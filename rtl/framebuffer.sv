==> flow/design.v <==
module framebuffer #(
    parameter FB_WIDTH              = 128,
    parameter FB_HEIGHT             = 128,
    parameter FB_BASE_ADDR          = 24'h0
) (
    input  wire logic                   clk_pix,
    input  wire logic                   reset_i,
    output      logic [40:0]           writer_d_o,
    output      logic                  writer_enq_o,
    input  wire logic                  writer_full_i,
    input  wire logic                  writer_alm_full_i,
    output      logic [31:0]           writer_burst_d_o,
    output      logic                  writer_burst_enq_o,
    input  wire logic                  writer_burst_full_i,
    input  wire logic                  writer_burst_alm_full_i,
    input  wire logic [15:0]           reader_q_i,
    output      logic                  reader_deq_o,
    input  wire logic                  reader_empty_i,
    input  wire logic                  reader_alm_empty_i,
    input  wire logic [127:0]          reader_burst_q_i,
    output      logic                  reader_burst_deq_o,
    input  wire logic                  reader_burst_empty_i,
    input  wire logic                  reader_burst_alm_empty_i,
    output      logic                   ack_o,
    input  wire logic                   sel_i,
    input  wire logic                   wr_i,
    input  wire logic [3:0]             mask_i,
    input  wire logic [23:0]            address_i,
    input  wire logic [15:0]            data_in_i,
    output      logic [15:0]            data_out_o,
    input  wire logic                   stream_start_frame_i,
    input  wire logic [23:0]            stream_base_address_i,   
    input  wire logic                   stream_ena_i,            
    output      logic [15:0]            stream_data_o,           
    output      logic                   stream_preloading_o,
    output      logic                   stream_err_underflow_o,
    output      logic  [3:0]            dbg_state_o
);
    localparam FB_SIZE = FB_WIDTH * FB_HEIGHT;
    localparam PRELOAD_DELAY_COUNT = 16'd64;
    enum {
        IDLE, WAIT_BURST, WRITE0, WRITE1, READ0, READ1, READ2, READ3, READ4, READ_BURST0, READ_BURST1, PRELOAD_DELAY, PRELOAD0, PRELOAD1, PRELOAD2, PRELOAD3, PRELOAD4
    } state;
    assign dbg_state_o = state;
    assign stream_preloading_o = req_burst_preload;
    assign stream_data_o = current_burst_data[127:112];
    logic [2:0]     burst_word_counter;
    logic [127:0]   current_burst_data, new_burst_data;
    logic [23:0]    stream_base_address, burst_address;
    logic           req_burst_preload;
    logic           req_burst_read;
    logic [15:0]    preload_counter;
    logic           read_pending;
    always_ff @(posedge clk_pix) begin
        if (reset_i) begin
            state              <= IDLE;
            ack_o              <= 1'b0;
            writer_enq_o       <= 1'b0;
            writer_burst_enq_o <= 1'b0;
            reader_deq_o       <= 1'b0;
            reader_burst_deq_o <= 1'b0;
            burst_word_counter <= 3'd0;
            current_burst_data <= 128'd0;
            new_burst_data     <= 128'd0;
            stream_base_address <= stream_base_address_i;
            burst_address      <= stream_base_address_i;
            req_burst_preload  <= 1'b0;
            req_burst_read     <= 1'b0;
            stream_err_underflow_o <= 1'b0;
            read_pending       <= 1'b0;
        end else begin
            if (stream_start_frame_i) begin
                stream_base_address <= stream_base_address_i;
                burst_address  <= stream_base_address_i;
                burst_word_counter <= 3'd1;
                req_burst_preload <= 1'b1;
            end else if (stream_ena_i) begin
                if (burst_word_counter == 3'd0) begin
                    current_burst_data <= new_burst_data;
                    req_burst_read     <= 1'b1;
                end else begin
                    current_burst_data <= current_burst_data << 16;
                end
                burst_word_counter <= burst_word_counter + 3'd1;
            end
            case (state)
                IDLE: begin
                    stream_err_underflow_o <= 1'b0;
                    if (req_burst_preload) begin
                        req_burst_preload  <= 1'b0;
                        preload_counter    <= PRELOAD_DELAY_COUNT;
                        state              <= PRELOAD_DELAY;
                    end else if (stream_ena_i && req_burst_read) begin
                        req_burst_read     <= 1'b0;
                        state              <= READ_BURST0;
                    end else begin
                        if (!writer_burst_full_i) begin
                            writer_burst_d_o <= {8'd0, FB_BASE_ADDR + burst_address};
                            writer_burst_enq_o <= 1'b1;
                            if (burst_address < stream_base_address + FB_SIZE - 8)
                                burst_address <= burst_address + 8;
                            state <= WAIT_BURST;
                        end else begin
                            if (read_pending) begin
                                if (!reader_empty_i) begin
                                    read_pending <= 1'b0;
                                    state <= READ2;
                                end
                            end else if (sel_i && !writer_full_i && !reader_burst_alm_empty_i) begin
                                state <= wr_i ? WRITE0 : READ0;
                            end
                        end
                    end
                end
                WAIT_BURST: begin
                    writer_burst_enq_o <= 1'b0;
                    state <= IDLE;
                end
                WRITE0: begin
                    if (!writer_full_i) begin
                        writer_d_o   <= {1'b1, FB_BASE_ADDR + address_i, data_in_i};
                        writer_enq_o <= 1'b1;
                        ack_o        <= 1'b1;
                        state        <= WRITE1;
                    end
                end
                WRITE1: begin
                        ack_o        <= 1'b0;
                        writer_enq_o <= 1'b0;
                        state        <= IDLE;
                end
                READ0: begin
                    if (!writer_full_i) begin
                        writer_d_o   <= {1'b0, FB_BASE_ADDR + address_i, 16'h0};
                        writer_enq_o <= 1'b1;
                        state        <= READ1;
                    end
                end
                READ1: begin
                    writer_enq_o <= 1'b0;
                    read_pending <= 1'b1;
                    state        <= IDLE;
                end
                READ2: begin
                    if (!reader_empty_i) begin
                        reader_deq_o <= 1'b1;
                        state        <= READ3;
                    end
                end
                READ3: begin
                    reader_deq_o <= 1'b0;
                    data_out_o   <= reader_q_i;
                    ack_o        <= 1'b1;
                    state        <= READ4;
                end
                READ4: begin
                    ack_o      <= 1'b0;
                    state      <= IDLE;
                end
                READ_BURST0: begin
                    if (!reader_burst_empty_i) begin
                        reader_burst_deq_o <= 1'b1;
                        state <= READ_BURST1;
                    end else begin
                        stream_err_underflow_o <= 1'b1;
                        state <= IDLE;
                    end
                end
                READ_BURST1: begin
                    reader_burst_deq_o <= 1'b0;
                    new_burst_data     <= reader_burst_q_i[127:0];
                    state              <= IDLE;
                end
                PRELOAD_DELAY: begin
                    preload_counter <= preload_counter - 1;
                    if (preload_counter == 0)
                        state <= PRELOAD0;
                end
                PRELOAD0: begin
                    if (!reader_burst_empty_i) begin
                        reader_burst_deq_o <= 1'b1;
                        state <= PRELOAD1;
                    end else begin
                        state <= PRELOAD2;
                    end
                end
                PRELOAD1: begin
                    reader_burst_deq_o <= 1'b0;
                    state <= PRELOAD0;
                end
                PRELOAD2: begin
                    if (!writer_burst_full_i) begin
                        writer_burst_d_o <= {8'd0, FB_BASE_ADDR + burst_address};
                        writer_burst_enq_o <= 1'b1;
                        if (burst_address < stream_base_address + FB_SIZE - 8)
                            burst_address <= burst_address + 8;
                        state <= PRELOAD3;
                    end
                end
                PRELOAD3: begin
                    writer_burst_enq_o <= 1'b0;
                    if (!reader_burst_empty_i) begin
                        reader_burst_deq_o <= 1'b1;
                        state <= PRELOAD4;
                    end
                end
                PRELOAD4: begin
                    reader_burst_deq_o <= 1'b0;
                    new_burst_data     <= reader_burst_q_i[127:0];
                    current_burst_data <= reader_burst_q_i[127:0];
                    req_burst_read     <= 1'b1;
                    state              <= IDLE;
                end
            endcase
        end
    end
endmodule
### From RTL to reports: framebuffer

What the tools print for framebuffer, step after step.
Line numbers count from 1 in the design file above.
Operators: Yosys type, input widths -> output width; for muxes data width and select width s.
Cell names lack the library's common part.
Not given: -

| inputs | value |
|---|---|
| design top | framebuffer |
| clock port | clk_pix |
| cell library | sky130hd |
| timing corner | tt_025C_1v80 |

### Word-level counts

Counts by Yosys on the flattened word-level netlist (proc, flatten, opt, wreduce; memories kept). Register bits leave out memories and registers merged into their read ports (data or address). Print and check cells are left out.

| word-level totals | value |
|---|---|
| bits in registers | 453 |
| bits of input ports | 226 |
| output and inout bits | 116 |
| word-level cells | 171 |

| cells by class | value |
|---|---|
| add/sub/neg operators | 5 |
| $lt $le $gt $ge | 1 |
| equality and inequality tests | 32 |
| multiplexer cells | 68 |
| bitwise operators | 1 |
| reduce/logical cells | 44 |

Operators by type and width:

| cell | number |
|---|---|
| $mux 128 | 4 |
| $mux 32 | 15 |
| $pmux 32 s12 | 1 |
| $eq 32x4->1 const B | 8 |
| $mux 24 | 8 |
| $eq 32x3->1 const B | 4 |
| $pmux 41 s2 | 1 |
| $mux 41 | 2 |
| $eq 32x2->1 const B | 2 |
| $pmux 32 s2 | 1 |
| $pmux 24 s2 | 1 |
| $lt 24x32->1 | 1 |
| $eq 32x1->1 const B | 1 |
| $eq 32x5->1 const B | 1 |
| $logic_not 32->1 | 1 |
| $pmux 16 s2 | 1 |
| $ne 2x2->1 const B | 13 |
| $sub 25x4->26 const B | 1 |
| $add 24x15->25 const B | 1 |
| $add 24x4->24 const B | 1 |
| $mux 1 | 22 |
| $reduce_bool 2->1 | 9 |
| $sub 16x1->16 const B | 1 |
| $logic_not 16->1 | 1 |
| $mux 16 | 1 |
| $reduce_and 2->1 | 7 |
| $reduce_bool 12->1 | 1 |
| $reduce_or 2->1 | 6 |

Not listed: further kinds 19, cells in them 35.

### Depth

Yosys ltp: most cells in a row. Word level: on the elaborated netlist, between registers, memories and ports. Mapped: between sequential cells and ports; inverters and the memories' decode and read muxes count.

| depth | value |
|---|---|
| word-level depth | 9 |
| ABC_AREA | 0 |
| mapped depth | 18 |

### Mapped cells and area

Source: synth_stat.txt of the flow (Yosys; design flattened, memories mapped). It holds for the ABC_AREA given above (unset counts as 0); a run with the other value may have another netlist.
Totals and module areas in this step are rounded.

Cell types:

| cell | number |
|---|---|
| dfxtp_1 | 297 |
| edfxtp_1 | 121 |
| mux2i_1 | 134 |
| a21oi_1 | 261 |
| nor2_1 | 313 |
| nand2_1 | 292 |
| a211oi_1 | 124 |
| clkbuf_1 | 143 |
| ha_1 | 28 |
| xnor2_1 | 32 |
| nor3_1 | 51 |
| buf_4 | 29 |
| xor2_1 | 22 |
| a221oi_1 | 17 |
| and2_1 | 22 |
| nand3_1 | 23 |
| a311oi_1 | 12 |
| a311oi_2 | 5 |

Other cell types: 41; their cells: 132.

| synthesis totals | value |
|---|---|
| cells in the netlist | 2,058 |
| cell area after synthesis | 18,730 um2 |
| flip-flops | 418 |
| buffer cells | 186 |

### Path before layout

OpenSTA on the mapped netlist: ideal clock, no wires. The path of least setup slack (recovery checks aside). Input and output delay are each 20% of the period. Register names are those of the netlist, which keeps one name where synthesis merged equal registers.

| timing after synthesis | value |
|---|---|
| kind | input-to-reg |
| from | input port reset_i |
| to | register writer_d_o[0] |
| period | 8.56 ns |
| input delay | 1.712 ns |
| time at the first pin | 1.712 ns |
| arrival time | 6.285 ns |
| data required time | 8.018 ns |
| path slack | 1.733 ns |
| path delay | 5.115 ns |
| stages on the path | 4 |
| path buffers | 3 |
| synthesis period reached | 6.827 ns |

"path delay" is the arrival time less input delay plus setup time.
"stages on the path" counts driving pins, that of a launching flip-flop among them; a cell with two outputs on the path counts twice.
"synthesis period reached" = period - worst setup slack (recovery checks aside). The figure is calculated, with input and output delays left at 20% of the set period.
Between the ends stands the longest chain of elaborated cells between them, by number of cells; it is not shown to be the way that was timed. Of several equally long chains one is given.
A line is the first line of the expression or statement that the cell stems from. Yosys adds cells for indexed reads and writes and turns some case tables into memories.

| between the ends, after synthesis | value |
|---|---|
| cell sequence | clkbuf_1 > buf_2 > buf_1 > nor4_1 |
| length of the longest elaborated chain | 2 |
| elaborated cells between the ends (all ways) | 2 |
| RTL lines with such cells | 0 |
| those cells by class | logic (1); reduce/logical (1) |

RTL lines, path after synthesis:

| what | RTL line | text |
|---|---|---|
| start: declaration | 7 | `input  wire logic                   reset_i,` |
| $not 1->1 | - |  |
| $reduce_and 4->1 | - |  |
| end: assignment | 121 | `writer_d_o   <= {1'b1, FB_BASE_ADDR + address_i, data_in_i};` |
| end: assignment | 134 | `writer_d_o   <= {1'b0, FB_BASE_ADDR + address_i, 16'h0};` |
| end: declaration | 8 | `output      logic [40:0]           writer_d_o,` |

### Worst path after layout

Path of least setup slack in the final report of run B (OpenROAD, finished layout, wires in). Where an end is a register, its clock arrival counts in the times.

| timing after layout | value |
|---|---|
| kind | input-to-reg |
| from | input port stream_ena_i |
| to | register burst_address[1] |
| period | 12.0 ns |
| input delay | 2.40 ns |
| time at the first pin | 2.40 ns |
| arrival time | 5.86 ns |
| data required time | 12.47 ns |
| path slack | 6.60 ns |
| stages on the path | 9 |
| path buffers | 2 |

Between the ends stands the longest chain of elaborated cells between them, by number of cells; it is not shown to be the way that was timed. Of several equally long chains one is given.
A register here has more assigning lines than the two given.

| between the ends, after layout | value |
|---|---|
| cell sequence | clkdlybuf4s50_1 > a21oi_1 > a21oi_1 > nor4_1 > o21ai_0 > a21o_1 > buf_4 > a21oi_2 > mux2_2 |
| length of the longest elaborated chain | 5 |
| elaborated cells between the ends (all ways) | 5 |
| RTL lines with such cells | 4 |
| those cells by class | mux (4); reduce/logical (1) |

RTL lines, path after layout:

| what | RTL line | text |
|---|---|---|
| start: declaration | 33 | `input  wire logic                   stream_ena_i,` |
| $logic_and 1x1->1 | 93 | `end else if (stream_ena_i && req_burst_read) begin` |
| $mux 24 | 93 |  |
| $mux 24 | 89 | `if (req_burst_preload) begin` |
| $pmux 24 s2 | 86 | `case (state)` |
| $mux 24 | 55 | `if (reset_i) begin` |
| end: assignment | 66 | `burst_address      <= stream_base_address_i;` |
| end: assignment | 74 | `burst_address  <= stream_base_address_i;` |
| end: declaration | 49 | `logic [23:0]    stream_base_address, burst_address;` |

Hand-over note for framebuffer

Flow measurements of framebuffer on sky130hd: 2 stored runs with different settings, listed in no order. Input and output delays are each 20% of the period that was set; the output load is 0.01 pF.
"achieved clock period" means the clock period less the worst setup slack. The figure is calculated, with input and output delays left at 20% of the set period.
"time of the worst setup path" means the part of the period allowed to the worst setup path (the constraints hold back 20% at inputs and 20% at outputs) less its slack; where the path has registers, the arrival times of their clocks count too.
"power consumption": no workload was simulated; the value follows from the tool's default switching activity.
The results are shown rounded.
A setting shown as - is not set for that run.
Results: - = not shown.

| name | run A | run B |
|---|---|---|
| period_ns | 11.9 | 12.0 |
| CORE_UTILIZATION | 50 | 18 |
| SETUP_SLACK_MARGIN | 1.55 | 1.26 |
| PLACE_DENSITY_LB_ADDON | 0.19 | 0.09 |
| CELL_PAD_IN_SITES_GLOBAL_PLACEMENT | 2 | 1 |
| CELL_PAD_IN_SITES_DETAIL_PLACEMENT | 1 | 0 |
| ABC_AREA | 1 | - |
| GPL_TIMING_DRIVEN | 1 | - |
| GPL_ROUTABILITY_DRIVEN | 1 | 0 |
| CTS_CLUSTER_SIZE | 91 | - |
| CTS_CLUSTER_DIAMETER | 55 | - |
| CAP_MARGIN | 30 | 20 |
| SLEW_MARGIN | 15 | 20 |
| MIN_ROUTING_LAYER | met1 | - |
| MAX_ROUTING_LAYER | met5 | met5 |
| CORE_MARGIN | 2 | 3 |
| CORE_ASPECT_RATIO | - | 0.76 |
| Yosys chip area after synthesis (um2) | - | 18,730 |
| achieved clock period (ns) | - | 5.397 |
| utilization in the final report | - | 0.243 |
| setup slack of the critical path (ns) | - | 6.603 |
| power consumption (mW) | - | 4.108 |
| time of the worst setup path (ns) | - | 3.00 |
| worst path kind | - | input-to-reg |
| die size (um2) | - | 108,000 |
| post-route setup TNS (ns) | - | 0.000 |

Run A: not finished: placement ended with error FLW-0024

End of note.
