==> flow/design.v <==
module hdmi_encoder(
  input  wire pixel_clk,
  input  wire pixel_clk_x5,
  input  wire [7:0] red, green, blue,
  input  wire vde, hsync, vsync,
  output wire [3:0] gpdi_dp, gpdi_dn
);
  wire [9:0] TMDS_red, TMDS_green, TMDS_blue;
  TMDS_encoder encode_R(.clk(pixel_clk), .VD(red  ), .CD(2'b00)        , .VDE(vde), .TMDS(TMDS_red));
  TMDS_encoder encode_G(.clk(pixel_clk), .VD(green), .CD(2'b00)        , .VDE(vde), .TMDS(TMDS_green));
  TMDS_encoder encode_B(.clk(pixel_clk), .VD(blue ), .CD({vsync,hsync}), .VDE(vde), .TMDS(TMDS_blue));
  reg [2:0] ctr_mod5 = 0;
  reg shift_ld = 0;
  always @(posedge pixel_clk_x5)
  begin
    shift_ld <= (ctr_mod5==4'd4);
    ctr_mod5 <= (ctr_mod5==4'd4) ? 4'd0 : ctr_mod5 + 4'd1;
  end
  reg [9:0] shift_R = 0, shift_G = 0, shift_B = 0, shift_C = 0;
  always @(posedge pixel_clk_x5)
  begin
    shift_R <= shift_ld ? TMDS_red   : shift_R[9:2];
    shift_G <= shift_ld ? TMDS_green : shift_G[9:2];
    shift_B <= shift_ld ? TMDS_blue  : shift_B[9:2];	
    shift_C <= shift_ld ? 10'h3e0    : shift_C[9:2];
  end
  ODDRX1F ddr3p( .Q(gpdi_dp[3]), .SCLK(pixel_clk_x5), .D0(shift_C[0]),  .D1(shift_C[1]),  .RST(1'b0) );
  ODDRX1F ddr2p( .Q(gpdi_dp[2]), .SCLK(pixel_clk_x5), .D0(shift_R[0]),  .D1(shift_R[1]),  .RST(1'b0) );
  ODDRX1F ddr1p( .Q(gpdi_dp[1]), .SCLK(pixel_clk_x5), .D0(shift_G[0]),  .D1(shift_G[1]),  .RST(1'b0) );
  ODDRX1F ddr0p( .Q(gpdi_dp[0]), .SCLK(pixel_clk_x5), .D0(shift_B[0]),  .D1(shift_B[1]),  .RST(1'b0) );
  ODDRX1F ddr3n( .Q(gpdi_dn[3]), .SCLK(pixel_clk_x5), .D0(~shift_C[0]), .D1(~shift_C[1]), .RST(1'b0) );
  ODDRX1F ddr2n( .Q(gpdi_dn[2]), .SCLK(pixel_clk_x5), .D0(~shift_R[0]), .D1(~shift_R[1]), .RST(1'b0) );
  ODDRX1F ddr1n( .Q(gpdi_dn[1]), .SCLK(pixel_clk_x5), .D0(~shift_G[0]), .D1(~shift_G[1]), .RST(1'b0) );
  ODDRX1F ddr0n( .Q(gpdi_dn[0]), .SCLK(pixel_clk_x5), .D0(~shift_B[0]), .D1(~shift_B[1]), .RST(1'b0) );
endmodule
module TMDS_encoder(
  input clk,        
  input [7:0] VD,   
  input [1:0] CD,   
  input VDE,        
  output reg [9:0] TMDS = 0
);
  reg  [3:0] dc_bias = 0;
  wire [3:0] ones = VD[0] + VD[1] + VD[2] + VD[3] + VD[4] + VD[5] + VD[6] + VD[7];
  wire       XNOR = (ones>4'd4) || (ones==4'd4 && VD[0]==1'b0);
  wire [8:0] dw;
  assign dw[8] = ~XNOR;
  assign dw[7] = dw[6] ^ VD[7] ^ XNOR;
  assign dw[6] = dw[5] ^ VD[6] ^ XNOR;
  assign dw[5] = dw[4] ^ VD[5] ^ XNOR;
  assign dw[4] = dw[3] ^ VD[4] ^ XNOR;
  assign dw[3] = dw[2] ^ VD[3] ^ XNOR;
  assign dw[2] = dw[1] ^ VD[2] ^ XNOR;
  assign dw[1] = dw[0] ^ VD[1] ^ XNOR;
  assign dw[0] = VD[0];
  wire [3:0] dw_disp = dw[0] + dw[1] + dw[2] + dw[3] + dw[4] + dw[5] + dw[6] + dw[7] + 4'b1100;
  wire       sign_eq = (dw_disp[3] == dc_bias[3]);
  wire [3:0] delta  = dw_disp - ({dw[8] ^ ~sign_eq} & ~(dw_disp==0 || dc_bias==0));
  wire       inv_dw = (dw_disp==0 || dc_bias==0) ? ~dw[8] : sign_eq;
  wire [3:0] dc_bias_d = inv_dw ? dc_bias - delta : dc_bias + delta;
  wire [9:0] TMDS_data = { inv_dw, dw[8], dw[7:0] ^ {8{inv_dw}} };
  wire [9:0] TMDS_code = CD[1] ? (CD[0] ? 10'b1010101011 : 10'b0101010100)
                               : (CD[0] ? 10'b0010101011 : 10'b1101010100);
  always @(posedge clk) TMDS    <= VDE ? TMDS_data : TMDS_code;
  always @(posedge clk) dc_bias <= VDE ? dc_bias_d : 0;
endmodule
# Step by step through the tools: TMDS_encoder
# Tool output for the design above, in the order of the flow.
# Line numbers count from 1 in the design file above.
# Operators: Yosys type, input widths -> output width; for muxes data width and select width s.
# The mark - stands for no value.
# inputs
top_module	TMDS_encoder
clock_port	clk
library	sky130hd
pvt_corner	tt_025C_1v80

# Word-level counts
# Yosys after proc, flatten, opt, wreduce and memory -nomap, before mapping. Enables and synchronous resets that opt folds into registers are not counted as muxes. Memory bits, and registers merged into a memory's read port (data or address), are not among the register bits. Print and check cells are not counted.
# bits
regBits	14
inputBits	12
# classes
addsub	18
cmp	1
eq_ne	2
mux	6
logic	21
reduce_and_logical	6
# op_table
cell	n
$mux 10	4
$add 4x1->4	8
$xor 1x1->1	15
$add 3x1->4	2
$sub 4x4->4	2
$logic_not 4->1	2
$xor 8x8->8	1
$add 2x1->3	2
$add 1x1->2	2
$and 1x4->4	1
$not 1->4	1
$gt 4x3->1 const B	1
$eq 4x3->1 const B	1
$add 4x4->4	1
$add 4x4->4 const B	1
$mux 4	1
$logic_or 1x1->1	3
$not 1->1	3
$eq 1x1->1	1
$logic_and 1x1->1	1
$mux 1	1

# Depth
# Longest topological path by Yosys (ltp), each cell counted once; first at word level (registers and memories cut), then after technology mapping (sequential cells cut; the memories' decode and read muxes count).
# logic_depth
ltp_word	32
abc_area	0
depth_mapped	31

# After synthesis
# The flow's flattened synthesis, as Yosys stat reports it; memories are mapped. The netlist is that of the ABC_AREA named above (0 if unset); the other value can give another one.
# by_type
cell	n	area_total_um2
sky130_fd_sc_hd__dfxtp_1	14	280.269
sky130_fd_sc_hd__fa_1	10	200.192
sky130_fd_sc_hd__xnor2_1	18	157.651
sky130_fd_sc_hd__ha_1	12	150.144
sky130_fd_sc_hd__inv_1	25	93.84
sky130_fd_sc_hd__xor2_1	7	61.309
sky130_fd_sc_hd__a21oi_1	8	40.038
sky130_fd_sc_hd__xnor2_4	1	27.526
sky130_fd_sc_hd__nor2_1	7	26.275
sky130_fd_sc_hd__o21ai_0	5	25.024
sky130_fd_sc_hd__xnor3_2	1	23.773
sky130_fd_sc_hd__xnor3_1	1	22.522
sky130_fd_sc_hd__o22ai_4	1	20.019
sky130_fd_sc_hd__nand2_1	5	18.768
sky130_fd_sc_hd__xnor2_2	1	16.266
sky130_fd_sc_hd__nor3b_1	2	15.014
sky130_fd_sc_hd__o221ai_2	1	15.014
sky130_fd_sc_hd__or2_2	2	12.512
# Not listed: further types 13, cells in them 14.
# mapped
stdcells	135
area_um2	1301.2
sequential_area_um2	280.3
ffs	14
buf_cells	2

# Path before layout
# OpenSTA on the mapped netlist: ideal clock, no wires. The path of least setup slack (recovery checks aside). Input and output delay are each 20% of the period. Register names are those of the netlist, which keeps one name where synthesis merged equal registers.
# synth_timing
path_type	input to register
start	in VD[0]
end	reg dc_bias[3]
clock_period_ns	12.1
input_delay_ns	2.420
setup_time_ns	0.080
t_arrival_ns	10.096
t_required_ns	12.020
path_slack_ns	1.925
delay_ns	7.756
stages	30
path_buffers	0
period_less_setup_slack_ns	10.175
# "delay_ns" = arrival - input delay + setup time.
# "stages" counts driving pins, that of a launching flip-flop among them; a cell with two outputs on the path counts twice.
# "period_less_setup_slack_ns" is the clock period less the worst setup slack; recovery checks do not enter. This is arithmetic on one report: input and output delays are still those of the set period (20% each).
# The rows between start and end are the longest chain of elaborated cells between them; the timing report does not say that the signal goes this way. Where chains are equally long, one stands for them.
# Each line given opens the expression or statement behind the cell; cells for indexed reads and writes are added by Yosys, which also makes memories of some case tables.
# synth_via
path_cell_list	sky130_fd_sc_hd__inv_1 -> sky130_fd_sc_hd__fa_1 -> sky130_fd_sc_hd__fa_1 -> sky130_fd_sc_hd__fa_1 -> sky130_fd_sc_hd__inv_1 -> sky130_fd_sc_hd__ha_1 -> sky130_fd_sc_hd__fa_1 -> sky130_fd_sc_hd__nor3b_1 -> sky130_fd_sc_hd__o22ai_4 -> sky130_fd_sc_hd__xnor2_1 -> sky130_fd_sc_hd__fa_1 -> sky130_fd_sc_hd__fa_1 -> sky130_fd_sc_hd__inv_1 -> sky130_fd_sc_hd__fa_1 -> sky130_fd_sc_hd__ha_1 -> sky130_fd_sc_hd__fa_1 -> sky130_fd_sc_hd__xnor2_1 -> sky130_fd_sc_hd__or3_1 -> sky130_fd_sc_hd__nand2_1 -> sky130_fd_sc_hd__mux2_2 -> sky130_fd_sc_hd__nor2_1 -> sky130_fd_sc_hd__ha_1 -> sky130_fd_sc_hd__ha_1 -> sky130_fd_sc_hd__xor2_1 -> sky130_fd_sc_hd__ha_1 -> sky130_fd_sc_hd__a21o_1 -> sky130_fd_sc_hd__a21oi_1 -> sky130_fd_sc_hd__xnor3_1 -> sky130_fd_sc_hd__nand3_1 -> sky130_fd_sc_hd__nor3b_1
elab_chain_cells	32
cone_cells	48
classes_between	add/sub (18); compare (1); eq/ne (2); mux (2); logic (20); reduce/logical (5)
# synth_rtl
element	line_no	rtl
start, declared	38	input [7:0] VD,
$add 1x1->2	44	wire [3:0] ones = VD[0] + VD[1] + VD[2] + VD[3] + VD[4] + VD[5] + VD[6] + VD[7];
$add 2x1->3	44
$add 3x1->4	44
$add 4x1->4 x4	44
$eq 4x3->1	45	wire       XNOR = (ones>4'd4) || (ones==4'd4 && VD[0]==1'b0);
$logic_and 1x1->1	45
$logic_or 1x1->1	45
[... 15 more ...]	-
$eq 1x1->1	57	wire       sign_eq = (dw_disp[3] == dc_bias[3]);
$not 1->1	58	wire [3:0] delta  = dw_disp - ({dw[8] ^ ~sign_eq} & ~(dw_disp==0 || dc_bias==0));
$xor 1x1->1	58
$and 1x4->4	58
$sub 4x4->4	58
$add 4x4->4	60	wire [3:0] dc_bias_d = inv_dw ? dc_bias - delta : dc_bias + delta;
$mux 4	60
end, assigned	65	always @(posedge clk) dc_bias <= VDE ? dc_bias_d : 0;
end, declared	43	reg  [3:0] dc_bias = 0;

# Design TMDS_encoder on sky130hd. What follows are 2 stored runs of the flow, each under its own settings; their order means nothing. The constraints put input and output delay at 20% of the set period each and load the outputs with 0.01 pF.
# A setting shown as . is not set for that run.
run	period_ns	CORE_UTILIZATION	SETUP_SLACK_MARGIN	CORE_MARGIN	CELL_PAD_IN_SITES_DETAIL_PLACEMENT	CTS_CLUSTER_SIZE	CAP_MARGIN	MIN_ROUTING_LAYER	MAX_ROUTING_LAYER	SLEW_MARGIN	PLACE_DENSITY	HOLD_SLACK_MARGIN	TNS_END_PERCENT	GPL_ROUTABILITY_DRIVEN
flow run A	8.43	72	0.67	7	0	19	10	met1	met4	20	.	.	.	.
flow run B	8.76	67	1.34	8	.	38	20	met2	.	20	0.91	0.14	100	0
# Flow run A: unfinished; error DPL-0038 in placement
# Flow run B: unfinished; error DPL-0038 in clock tree synthesis
